==> flow/design.v <==
`timescale 1ns / 1ps
module EECS301_Lab1_TopLevel
(
	input          CLOCK_50,
	output   [9:0] LEDR,
	output   [6:0] HEX0,  
	output   [6:0] HEX1,  
	output   [6:0] HEX2,  
	output   [6:0] HEX3,  
	output   [6:0] HEX4,  
	output   [6:0] HEX5,  
	input    [3:0] KEY
);
	reg [3:0] key_sync_reg;
	always @(posedge CLOCK_50)
	begin
		key_sync_reg <= ~KEY;
	end
	Lab1_Frustration_Module frustration_module
	(
		.LEDR( LEDR ),
		.HEX0( HEX0 ),  
		.HEX1( HEX1 ),  
		.HEX2( HEX2 ),  
		.HEX3( HEX3 ),  
		.HEX4( HEX4 ),  
		.HEX5( HEX5 ),  
		.KEY( key_sync_reg ),
		.CLOCK_50( CLOCK_50 )
	);
endmodule
`timescale 1ns / 1ps
module Lab1_Frustration_Module
(
	output reg  [9:0] LEDR,
	output      [6:0] HEX0,  
	output      [6:0] HEX1,  
	output      [6:0] HEX2,  
	output      [6:0] HEX3,  
	output      [6:0] HEX4,  
	output      [6:0] HEX5,  
	input       [3:0] KEY,
	input       CLOCK_50
);
	reg [3:0] key_value;
	wire  [3:0] key0_value;
	wire [3:0] key1_value;
	wire [3:0] key2_value;
	wire [3:0] key3_value;
	assign key0_value = KEY[0] ? 4'h1 : 4'h0;  
	assign key1_value = KEY[1] ? 4'h2 : 4'h0;  
	assign key2_value = KEY[2] ? 4'h3 : 4'h0;  
	assign key3_value = KEY[3] ? 4'h4 : 4'h0;  
	always @(posedge CLOCK_50)
	begin
		key_value = key3_value + key2_value + key1_value + key0_value;
	end
	always @(posedge CLOCK_50)
	begin
		case (key_value)
			4'h0 : LEDR <= 10'b0000000000;
			4'h1 : LEDR <= 10'b0000000001;
			4'h2 : LEDR <= 10'b0000000011;
			4'h3 : LEDR <= 10'b0000000111;
			4'h4 : LEDR <= 10'b0000001111;
			4'h5 : LEDR <= 10'b0000011111;
			4'h6 : LEDR <= 10'b0000111111;
			4'h7 : LEDR <= 10'b0001111111;
			4'h8 : LEDR <= 10'b0011111111;
			4'h9 : LEDR <= 10'b0111111111;
			4'hA : LEDR <= 10'b1111111111;
			default : LEDR <= 10'b0000000000;
		endcase
	end
	reg [6:0] hex0_reg;
	reg [6:0] hex1_reg;
	reg [6:0] hex2_reg;
	reg [6:0] hex3_reg;
	reg [6:0] hex4_reg;
	reg [6:0] hex5_reg;
	assign HEX0 = ~hex0_reg;
	assign HEX1 = ~hex1_reg;
	assign HEX2 = ~hex2_reg;
	assign HEX3 = ~hex3_reg;
	assign HEX4 = ~hex4_reg;
	assign HEX5 = ~hex5_reg;
	always @(posedge CLOCK_50)
	begin
		case (key_value)
			4'h0 : hex0_reg <= 7'h3F;  
			4'h1 : hex0_reg <= 7'h06;  
			4'h2 : hex0_reg <= 7'h5B;  
			4'h3 : hex0_reg <= 7'h4F;  
			4'h4 : hex0_reg <= 7'h66;  
			4'h5 : hex0_reg <= 7'h6D;  
			4'h6 : hex0_reg <= 7'h7D;  
			4'h7 : hex0_reg <= 7'h27;  
			4'h8 : hex0_reg <= 7'h7F;  
			4'h9 : hex0_reg <= 7'h6F;  
			4'hA : hex0_reg <= 7'h3F;  
			default : hex0_reg <= 7'h00;  
		endcase
	end
	always @(posedge CLOCK_50)
	begin
		case (key_value)
			4'hA : hex1_reg <= 7'h06;  
			default : hex1_reg <= 7'h00;  
		endcase
	end
	always @(posedge CLOCK_50)
	begin
		case (key_value)
			4'hA : hex2_reg <= 7'h79;  
			default : hex2_reg <= 7'h00;  
		endcase
	end
	always @(posedge CLOCK_50)
	begin
		case (key_value)
			4'h9,
			4'hA : hex3_reg <= 7'h6D;  
			default : hex3_reg <= 7'h00;  
		endcase
	end
	always @(posedge CLOCK_50)
	begin
		case (key_value)
			4'h7,
			4'h8,
			4'h9,
			4'hA : hex4_reg <= 7'h77;  
			default : hex4_reg <= 7'h00;  
		endcase
	end
	always @(posedge CLOCK_50)
	begin
		case (key_value)
			4'h4,
			4'h5,
			4'h6,
			4'h7,
			4'h8,
			4'h9,
			4'hA : hex5_reg <= 7'h39;  
			default : hex5_reg <= 7'h00;  
		endcase
	end
endmodule
---- From RTL to reports: EECS301_Lab1_TopLevel ----
The steps from the RTL of EECS301_Lab1_TopLevel to its reports follow in flow order.
Lines are those of the file above, counted from 1.
Operators: Yosys type, input widths -> output width; for muxes data width and select width s.
Cell names lack the library's common part.
The mark n/a stands for no value.
design
  design top .............................. EECS301_Lab1_TopLevel
  clock input ............................. CLOCK_50
  cell library ............................ sky130hd
  library corner .......................... tt_025C_1v80

---- After elaboration ----
Yosys after proc, flatten, opt, wreduce and memory -nomap, before mapping. Enables and synchronous resets that opt folds into registers are not counted as muxes. Memory bits, and registers merged into a memory's read port (data or address), are not among the register bits. Print and check cells are not counted.
Yosys's memory passes give these memory sizes; they may raise the number of words (mostly to a power of two), join words into wider ones and drop unused or constant bits.
storage and ports
  flip-flop bits (word level) ............. 43
  memory bits (read-only) ................. 272
  word width x clocked read ports ......... 17
  memory cells ............................ 2
  input port bits ......................... 5
  output and inout port bits .............. 52
  cells after elaboration ................. 38
memories
  name              depth  width  rd ports  wr ports  line  RTL
  (name not given)  16     10     1         0         60    case (key_value)
  (name not given)  16     7      1         0         89    case (key_value)
cells by class
  add/sub/neg operators ................... 3
  equal/unequal tests ..................... 7
  muxes and demuxes ....................... 9
  bitwise operators ....................... 7
  reduce/logical cells .................... 3
operator list
  cell                number
  $not 7->7           6
  $mux 7              3
  $eq 4x3->1 const B  4
  $add 4x4->4         3
  $eq 4x4->1 const B  3
  $reduce_or 7->1     1
  $mux 6              1
  $mux 3              2
  $not 4->4           1
  $reduce_or 4->1     1
  $mux 2              2
  $reduce_or 2->1     1
  $mux 1              1

---- Depth ----
Depth = most cells in a row (Yosys ltp): at word level without a register or memory, in the mapped netlist without a sequential cell, where the memories' decode and read muxes count.
depth
  depth after elaboration ................. 4
  ABC_AREA ................................ 0
  gate-level depth with buffers ........... 4
  mapped depth without buffers ............ 4

---- Synthesis result ----
Yosys stat after the flow's synthesis: flattened, memories mapped to cells. It holds for the ABC_AREA given above (unset counts as 0); a run with the other value may have another netlist.
The area totals of this step are shown rounded.
synthesis totals
  mapped cells ............................ 133
  chip area (Yosys) ....................... 1302 um^2
  sequential area ......................... 580.6 um^2
  flip-flop cells ......................... 29
  buffers ................................. 33
cell types
  type      number  total area (um^2)
  dfxtp_1   29      580.557
  buf_4     32      240.23
  ha_1      10      125.12
  inv_1     19      71.318
  o21a_1    3       22.522
  a21oi_1   4       20.019
  fa_1      1       20.019
  nand2_1   5       18.768
  nor2b_1   3       18.768
  o32ai_2   1       16.266
  nor2_1    4       15.014
  and2_1    2       12.512
  nand2b_1  2       12.512
  o22ai_1   2       12.512
  o31ai_2   1       12.512
  buf_6     1       11.261
  mux2i_1   1       10.01
  nor3_1    2       10.01
Other cell types: 10; their cells: 11.
By module: a second synthesis without flattening, with its own total; a netlist apart from the flattened one above.
second synthesis, totals
  cell total of the unflattened synthesis .. 137
  area (unflattened synthesis) ............ 1319 um^2
Rows give one instance, submodules left out.
by module
  module                   times used  cells  area (um^2)  seq. area (um^2)
  Lab1_Frustration_Module  1           129    1224         500.5
  EECS301_Lab1_TopLevel    1           8      95.1         80.1

---- Path before layout ----
Path of least setup slack by OpenSTA after synthesis, without wires, with an ideal clock, recovery checks aside; 20% of the period is set as input and as output delay. Where synthesis merged equal registers, the netlist keeps one of their names.
timing post-synthesis
  path kind ............................... flip-flop to flip-flop
  from .................................... reg frustration_module.key_value[1]
  to ...................................... reg frustration_module.hex5_reg[4]
  period .................................. 1160 ps
  library setup time ...................... 130 ps
  time at the first pin ................... 0 ps
  arrival ................................. 1116 ps
  data required time ...................... 1030 ps
  slack ................................... -86 ps
  delay of the path ....................... 1246 ps
  driving pins on the path ................ 5
  path buffers ............................ 0
  synthesis period reached ................ 1246 ps
"delay of the path" is the arrival time less input delay plus setup time.
"driving pins on the path" counts driving pins, that of a launching flip-flop among them; a cell with two outputs on the path counts twice.
"synthesis period reached" = period - worst setup slack (recovery checks aside). The figure is calculated, with input and output delays left at 20% of the set period.
The rows between start and end are the longest chain of elaborated cells between them; the timing report does not say that the signal goes this way. Where chains are equally long, one stands for them.
A line is the first line of the expression or statement that the cell stems from. Yosys adds cells for indexed reads and writes and turns some case tables into memories.
between the ends, post-synthesis
  cell sequence ........................... dfxtp_1 > inv_1 > ha_1 > o31ai_1 > o21ai_1
  length of the longest elaborated chain .. 3
  elaborated cells on any way between the ends .. 9
  those cells by class .................... eq/ne: 7; mux: 1; reduce/logical: 1
RTL lines, path post-synthesis
  item             line  RTL
  from (decl)      45    reg [3:0] key_value;
  from (assign)    56    key_value = key3_value + key2_value + key1_value + key0_value;
  $eq 4x3->1       138   case (key_value)
  $reduce_or 7->1  138
  $mux 6           138
  to (assign)      145   4'hA : hex5_reg <= 7'h39;
  to (assign)      146   default : hex5_reg <= 7'h00;
  to (decl)        80    reg [6:0] hex5_reg;

---- Path in the finished layout ----
From the final timing report of run 1: the path of least setup slack in the routed layout; clock arrival at registers is part of the times.
The path's times are printed in steps of 10 ps; the period is the one set.
timing post-layout
  path kind ............................... flip-flop to output port
  from .................................... reg frustration_module.hex3_reg[5]
  to ...................................... out HEX3[5]
  period .................................. 1640 ps
  external output delay ................... 330 ps
  time at the first pin ................... 270 ps
  arrival ................................. 1250 ps
  data required time ...................... 1310 ps
  slack ................................... 60 ps
  driving pins on the path ................ 3
  path buffers ............................ 1
The rows between start and end are the longest chain of elaborated cells between them; the timing report does not say that the signal goes this way. Where chains are equally long, one stands for them.
between the ends, post-layout
  cell sequence ........................... dfxtp_1 > inv_1 > clkdlybuf4s50_1
  length of the longest elaborated chain .. 1
  elaborated cells on any way between the ends .. 1
  RTL lines with such cells ............... 1
  those cells by class .................... logic: 1
RTL lines, path post-layout
  item           line  RTL
  from (decl)    78    reg [6:0] hex3_reg;
  from (assign)  122   4'hA : hex3_reg <= 7'h6D;
  from (assign)  123   default : hex3_reg <= 7'h00;
  $not 7->7      84    assign HEX3 = ~hex3_reg;
  to (decl)      9     output [6:0] HEX3,

--- measured runs ---
Settings and measured results of 2 stored flow runs for module EECS301_Lab1_TopLevel (sky130hd), not sorted in any way. The constraints put input and output delay at 20% of the set period each and load the outputs with 0.01 pF.
"reached clock period": clock period set for the run, less the worst setup slack. It is reckoned from that one timing run; input and output delays stay at 20% of the period that was set.
"allowed time less slack (worst setup path)" means the part of the period allowed to the worst setup path (the constraints hold back 20% at inputs and 20% at outputs) less its slack; where the path has registers, the arrival times of their clocks count too.
"allowed time less slack (worst setup path)" is known to 10 ps.
Measured values are rounded.

======== run 1 ========
==> flow/run.sh <==
#!/bin/bash
# the make line also repeats the synthesis and layout settings of config.mk as NAME=value (left out here)
make -C /OpenROAD-flow-scripts/flow DESIGN_CONFIG=/design/flow/config.mk WORK_HOME=/design/flow/orfs CLKGATE_MAP_FILE= finish
==> flow/config.mk <==
export PLATFORM = sky130hd
export DESIGN_NAME = EECS301_Lab1_TopLevel
export DESIGN_NICKNAME = EECS301_Lab1_TopLevel
export VERILOG_FILES = /design/flow/design.v
export SDC_FILE = /design/flow/constraint.sdc
export NUM_CORES = 4
export LEC_CHECK = 0
export CAP_MARGIN = 20
export CELL_PAD_IN_SITES_DETAIL_PLACEMENT = 2
export CORE_MARGIN = 2
export CORE_UTILIZATION = 31
export GPL_ROUTABILITY_DRIVEN = 0
export MIN_ROUTING_LAYER = met2
export SETUP_SLACK_MARGIN = 0.02
export SLEW_MARGIN = 20
export TNS_END_PERCENT = 15
==> flow/constraint.sdc <==
create_clock -name core_clock -period 1.64 [get_ports {CLOCK_50}]
set_input_delay 0.3280 -clock core_clock [delete_from_list [all_inputs] [get_ports {CLOCK_50}]]
set_output_delay 0.3280 -clock core_clock [all_outputs]
set_load 0.01 [all_outputs]

-------- measured, run 1 --------
  utilization of the finished layout ...... 0.43
  total negative slack on setup checks .... 0 ps
  reached clock period .................... 1581 ps
  allowed time less slack (worst setup path) .. 1250 ps
  kind of the worst setup path ............ flip-flop to output port
  worst hold slack in the final report .... 455 ps
  area of the synthesized netlist ......... 1302 um^2
  lowest setup slack ...................... 59 ps
  die size ................................ 4736 um^2

======== run 2 ========
==> flow/run.sh <==
#!/bin/bash
# the make line also repeats the synthesis and layout settings of config.mk as NAME=value (left out here)
make -C /OpenROAD-flow-scripts/flow DESIGN_CONFIG=/design/flow/config.mk WORK_HOME=/design/flow/orfs CLKGATE_MAP_FILE= finish
==> flow/config.mk <==
export PLATFORM = sky130hd
export DESIGN_NAME = EECS301_Lab1_TopLevel
export DESIGN_NICKNAME = EECS301_Lab1_TopLevel
export VERILOG_FILES = /design/flow/design.v
export SDC_FILE = /design/flow/constraint.sdc
export NUM_CORES = 4
export LEC_CHECK = 0
export CAP_MARGIN = 20
export CORE_MARGIN = 2
export CORE_UTILIZATION = 40
export SETUP_SLACK_MARGIN = 0.06
export SLEW_MARGIN = 20
==> flow/constraint.sdc <==
create_clock -name core_clock -period 1.35 [get_ports {CLOCK_50}]
set_input_delay 0.2700 -clock core_clock [delete_from_list [all_inputs] [get_ports {CLOCK_50}]]
set_output_delay 0.2700 -clock core_clock [all_outputs]
set_load 0.01 [all_outputs]

-------- measured, run 2 --------
  worst hold slack in the final report .... 403 ps
  allowed time less slack (worst setup path) .. 980 ps
  kind of the worst setup path ............ flip-flop to output port
  die size ................................ 3729 um^2
  lowest setup slack ...................... 100 ps
  reached clock period .................... 1250 ps
  total negative slack on setup checks .... 0 ps
  utilization of the finished layout ...... 0.533
  area of the synthesized netlist ......... 1302 um^2
--- end ---
